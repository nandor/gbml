==> flow/design.v <==
module TIMER
  ( input clk
  , input rst
  , input             timer_enable
  , input      [1:0]  timer_freq
  , output reg [7:0]  timer_div
  , input      [7:0]  timer_new_div
  , output reg [7:0]  timer_counter
  , input             timer_set_counter
  , input      [7:0]  timer_new_counter
  , input      [7:0]  timer_mod
  , output reg        timer_request
  );
  reg [15:0] timer_div_main;
  reg [10:0] timer_main;
  reg [5:0] threshold;
  always @*
    case (timer_freq)
      2'b00: threshold = 1024;
      2'b01: threshold = 16;
      2'b10: threshold = 64;
      2'b11: threshold = 256;
    endcase
  always @(posedge clk) begin
    if (timer_set_counter) begin
      timer_counter = timer_new_counter;
    end
    if (rst) begin
      timer_div_main <= 0;
      timer_div <= 0;
      timer_main <= 0;
      timer_request <= 0;
      timer_counter <= 0;
    end else begin
      timer_div_main <= timer_div_main + 1;
      timer_div <= timer_div_main[15:8];
      timer_main <= timer_main + 1;
      timer_request <= 0;
      if (timer_enable) begin
        if (timer_main >= threshold) begin
          timer_main <= 0;
          timer_counter <= timer_counter + 1;
          if (timer_counter == 8'hff) begin
            timer_counter <= timer_mod;
            timer_request <= 1;
          end
        end
      end
    end
  end
endmodule
### From RTL to reports: TIMER

Tool output for the design above, in the order of the flow.
Lines are those of the file above, counted from 1.
Operators: Yosys type, input widths -> output width; for muxes data width and select width s.
Not given: n/a

* design top: TIMER
* clock: clk
* standard-cell library: sky130hd
* library corner: tt_025C_1v80

### After elaboration

Source: Yosys, flattened and elaborated, memories not mapped. Widths are those after wreduce. Registers that Yosys merges into a memory's read port (data or address) are not register bits. Print and check cells do not count. Equal cells are merged and count once.

* flip-flop bits (word level): 44
* bits in latches: 0
* RAM bits: 0
* bits in read-only memories: 0
* clocked read ports x word width: 0
* memory cells: 0
* cells after elaboration: 26

* add/sub/neg operators: 3
* $mul: 0
* div/mod/pow operators: 0
* $lt $le $gt $ge: 1
* eq/ne operators: 4
* shifts and indexed selects: 0
* mux-type cells: 8
* bitwise logic cells: 2
* reduce/logical cells: 3

Operators with widths (number)
* $mux 8: 4
* $mux 11: 2
* $add 16x1->16 const B: 1
* $pmux 6 s2: 1
* $add 11x1->11 const B: 1
* $ge 11x6->1: 1
* $add 8x1->8 const B: 1
* $eq 8x8->1 const B: 1
* $reduce_or 3->1: 2
* $eq 2x2->1 const B: 2
* $not 1->1: 2
* $eq 2x1->1 const B: 1
* $logic_not 2->1: 1
* $mux 1: 1

### Longest topological paths

Yosys ltp: most cells in a row. Word level: on the elaborated netlist, between registers, memories and ports. Mapped: between sequential cells and ports; inverters and the memories' decode and read muxes count.

* depth after elaboration: 6
* ABC_AREA: 1
* mapped depth: 12
* gate-level depth less buffers: 11

### Mapped cells and area

The flow's flattened synthesis, as Yosys stat reports it; memories are mapped. The netlist is that of the ABC_AREA named above (0 if unset); the other value can give another one.
The area totals of this step are shown rounded.

Cell types (number)
* sky130_fd_sc_hd__dfxtp_1: 44
* sky130_fd_sc_hd__nand2_1: 55
* sky130_fd_sc_hd__nor2_1: 39
* sky130_fd_sc_hd__inv_1: 35
* sky130_fd_sc_hd__nand3_1: 22
* sky130_fd_sc_hd__a21oi_1: 20
* sky130_fd_sc_hd__nand2_2: 16
* sky130_fd_sc_hd__ha_1: 5
* sky130_fd_sc_hd__o21ai_0: 12
* sky130_fd_sc_hd__nand2_4: 5
* sky130_fd_sc_hd__nor2_2: 8
* sky130_fd_sc_hd__nor2_4: 4
* sky130_fd_sc_hd__nor3_1: 7
* sky130_fd_sc_hd__xor2_1: 3
* sky130_fd_sc_hd__nor3b_2: 2
* sky130_fd_sc_hd__buf_6: 2
* sky130_fd_sc_hd__nor3_2: 2
* sky130_fd_sc_hd__a21oi_2: 2

Not listed: further types 13, cells in them 19.

* mapped cells: 302
* chip area (Yosys): 2220 um^2
* sequential part of the area: 881 um^2
* flip-flop cells: 44

### Path before layout

Source: OpenSTA report_checks on the synthesized netlist (no wires, ideal clock, input and output delay 20% of the period each), path of least setup slack; recovery checks are left aside. Register names are those of the netlist, which keeps one name where synthesis merged equal registers.

* path type: input to register
* start: input port timer_set_counter
* end: register timer_counter[1]
* clock period: 2.14 ns
* external input delay: 0.428 ns
* setup time: 0.110 ns
* launch time at the first pin: 0.428 ns
* arrival time: 1.468 ns
* slack: 0.561 ns
* delay of the path: 1.150 ns
* driving pins on the path: 12
* path buffers: 1
* synthesis period reached: 1.579 ns

"delay of the path" is the arrival time less input delay plus setup time.
"driving pins on the path": output pins that drive a net of the path, with the launching flip-flop's if there is one; two outputs of one cell count as two.
"synthesis period reached" = period - worst setup slack (recovery checks aside). The figure is calculated, with input and output delays left at 20% of the set period.
The rows between start and end are the longest chain of elaborated cells between them; the timing report does not say that the signal goes this way. Where chains are equally long, one stands for them.
Each line given opens the expression or statement behind the cell; cells for indexed reads and writes are added by Yosys, which also makes memories of some case tables.
A register here has more assigning lines than the two given.

* cell sequence: sky130_fd_sc_hd__buf_6 -> sky130_fd_sc_hd__inv_8 -> sky130_fd_sc_hd__nand2_1 -> sky130_fd_sc_hd__nand2_1 -> sky130_fd_sc_hd__ha_1 -> sky130_fd_sc_hd__nand2_4 -> sky130_fd_sc_hd__nor2_4 -> sky130_fd_sc_hd__nand2_2 -> sky130_fd_sc_hd__nand2_1 -> sky130_fd_sc_hd__nand3_1 -> sky130_fd_sc_hd__nand3_1 -> sky130_fd_sc_hd__inv_1
* cells in the longest elaborated chain: 5
* elaborated cells between the ends (all ways): 6
* source lines of those cells: 5
* classes of those cells: add/sub: 1; eq/ne: 1; mux: 4

Ends and longest elaborated chain, post-synthesis
* start: declaration: RTL line 9 `, input             timer_set_counter`
* $mux 8: RTL line 25 `if (timer_set_counter) begin`
* $add 8x1->8: RTL line 42 `timer_counter <= timer_counter + 1;`
* $mux 8: RTL line 43 `if (timer_counter == 8'hff) begin`
* $mux 8: RTL line 40 `if (timer_main >= threshold) begin`
* $mux 8: RTL line 39 `if (timer_enable) begin`
* end: assignment: RTL line 42
* end: assignment: RTL line 44 `timer_counter <= timer_mod;`
* end: declaration: RTL line 8 `, output reg [7:0]  timer_counter`

### Path in the finished layout

Path of least setup slack in the final report of flow run A (OpenROAD, finished layout, wires in). Where an end is a register, its clock arrival counts in the times.

* path type: register to register
* start: register timer_main[4]
* end: register timer_main[10]
* clock period: 1.22 ns
* setup time: 0.10 ns
* launch time at the first pin: 0.30 ns
* arrival time: 1.51 ns
* slack: -0.09 ns
* driving pins on the path: 9
* path buffers: 1

The rows between start and end are the longest chain of elaborated cells between them; the timing report does not say that the signal goes this way. Where chains are equally long, one stands for them.
A register here has more assigning lines than the two given.

* cell sequence: sky130_fd_sc_hd__dfxtp_2 -> sky130_fd_sc_hd__inv_4 -> sky130_fd_sc_hd__ha_4 -> sky130_fd_sc_hd__nand3_4 -> sky130_fd_sc_hd__nand2_4 -> sky130_fd_sc_hd__nand2_8 -> sky130_fd_sc_hd__buf_12 -> sky130_fd_sc_hd__nand2_8 -> sky130_fd_sc_hd__nor3b_2
* cells in the longest elaborated chain: 3
* elaborated cells between the ends (all ways): 4
* source lines of those cells: 3
* classes of those cells: add/sub: 1; compare: 1; mux: 2

Ends and longest elaborated chain, after layout
* start: declaration: RTL line 15 `reg [10:0] timer_main;`
* start: assignment: RTL line 31 `timer_main <= 0;`
* start: assignment: RTL line 37 `timer_main <= timer_main + 1;`
* $add 11x1->11: RTL line 37
* $mux 11: RTL line 40 `if (timer_main >= threshold) begin`
* $mux 11: RTL line 39 `if (timer_enable) begin`
* end: assignment: RTL line 37
* end: assignment: RTL line 41 `timer_main <= 0;`
* end: declaration: RTL line 15

Subject: TIMER on sky130hd, stored results

Hello all,

Measured results for TIMER: 2 stored runs of the Yosys and OpenROAD flow on sky130hd. The settings differ; the order carries no meaning. The constraints put input and output delay at 20% of the set period each and load the outputs with 0.01 pF.
The measured numbers are rounded.

### Flow run A

==> flow/run.sh <==
#!/bin/bash
# the make line also repeats the synthesis and layout settings of config.mk as NAME=value (left out here)
make -C /OpenROAD-flow-scripts/flow DESIGN_CONFIG=/design/flow/config.mk WORK_HOME=/design/flow/orfs CLKGATE_MAP_FILE= finish
==> flow/config.mk <==
export PLATFORM = sky130hd
export DESIGN_NAME = TIMER
export DESIGN_NICKNAME = TIMER
export VERILOG_FILES = /design/flow/design.v
export SDC_FILE = /design/flow/constraint.sdc
export NUM_CORES = 4
export LEC_CHECK = 0
export ABC_AREA = 1
export CAP_MARGIN = 20
export CELL_PAD_IN_SITES_GLOBAL_PLACEMENT = 3
export CORE_MARGIN = 4
export CORE_UTILIZATION = 22
export CTS_CLUSTER_DIAMETER = 396
export CTS_CLUSTER_SIZE = 25
export GPL_TIMING_DRIVEN = 1
export MAX_ROUTING_LAYER = met4
export MIN_ROUTING_LAYER = met1
export PLACE_DENSITY = 0.37
export SETUP_SLACK_MARGIN = 0.09
export SLEW_MARGIN = 20
==> flow/constraint.sdc <==
create_clock -name core_clock -period 1.22 [get_ports {clk}]
set_input_delay 0.2440 -clock core_clock [delete_from_list [all_inputs] [get_ports {clk}]]
set_output_delay 0.2440 -clock core_clock [all_outputs]
set_load 0.01 [all_outputs]

Results of flow run A:
- Smallest setup slack: -0.088 ns
- Area of the standard cells in the finished layout: 3820 um^2
- Chip area in the Yosys report: 2220 um^2
- Area of the die: 11800 um^2

### Flow run B

==> flow/run.sh <==
#!/bin/bash
# the make line also repeats the synthesis and layout settings of config.mk as NAME=value (left out here)
make -C /OpenROAD-flow-scripts/flow DESIGN_CONFIG=/design/flow/config.mk WORK_HOME=/design/flow/orfs CLKGATE_MAP_FILE= finish
==> flow/config.mk <==
export PLATFORM = sky130hd
export DESIGN_NAME = TIMER
export DESIGN_NICKNAME = TIMER
export VERILOG_FILES = /design/flow/design.v
export SDC_FILE = /design/flow/constraint.sdc
export NUM_CORES = 4
export LEC_CHECK = 0
export CAP_MARGIN = 20
export CORE_MARGIN = 2
export CORE_UTILIZATION = 40
export SLEW_MARGIN = 20
==> flow/constraint.sdc <==
create_clock -name core_clock -period 1.52 [get_ports {clk}]
set_input_delay 0.3040 -clock core_clock [delete_from_list [all_inputs] [get_ports {clk}]]
set_output_delay 0.3040 -clock core_clock [all_outputs]
set_load 0.01 [all_outputs]

Results of flow run B:
- Smallest setup slack: -0.268 ns
- Area of the standard cells in the finished layout: 3250 um^2
- Chip area in the Yosys report: 2090 um^2
- Area of the die: 5830 um^2

Thanks
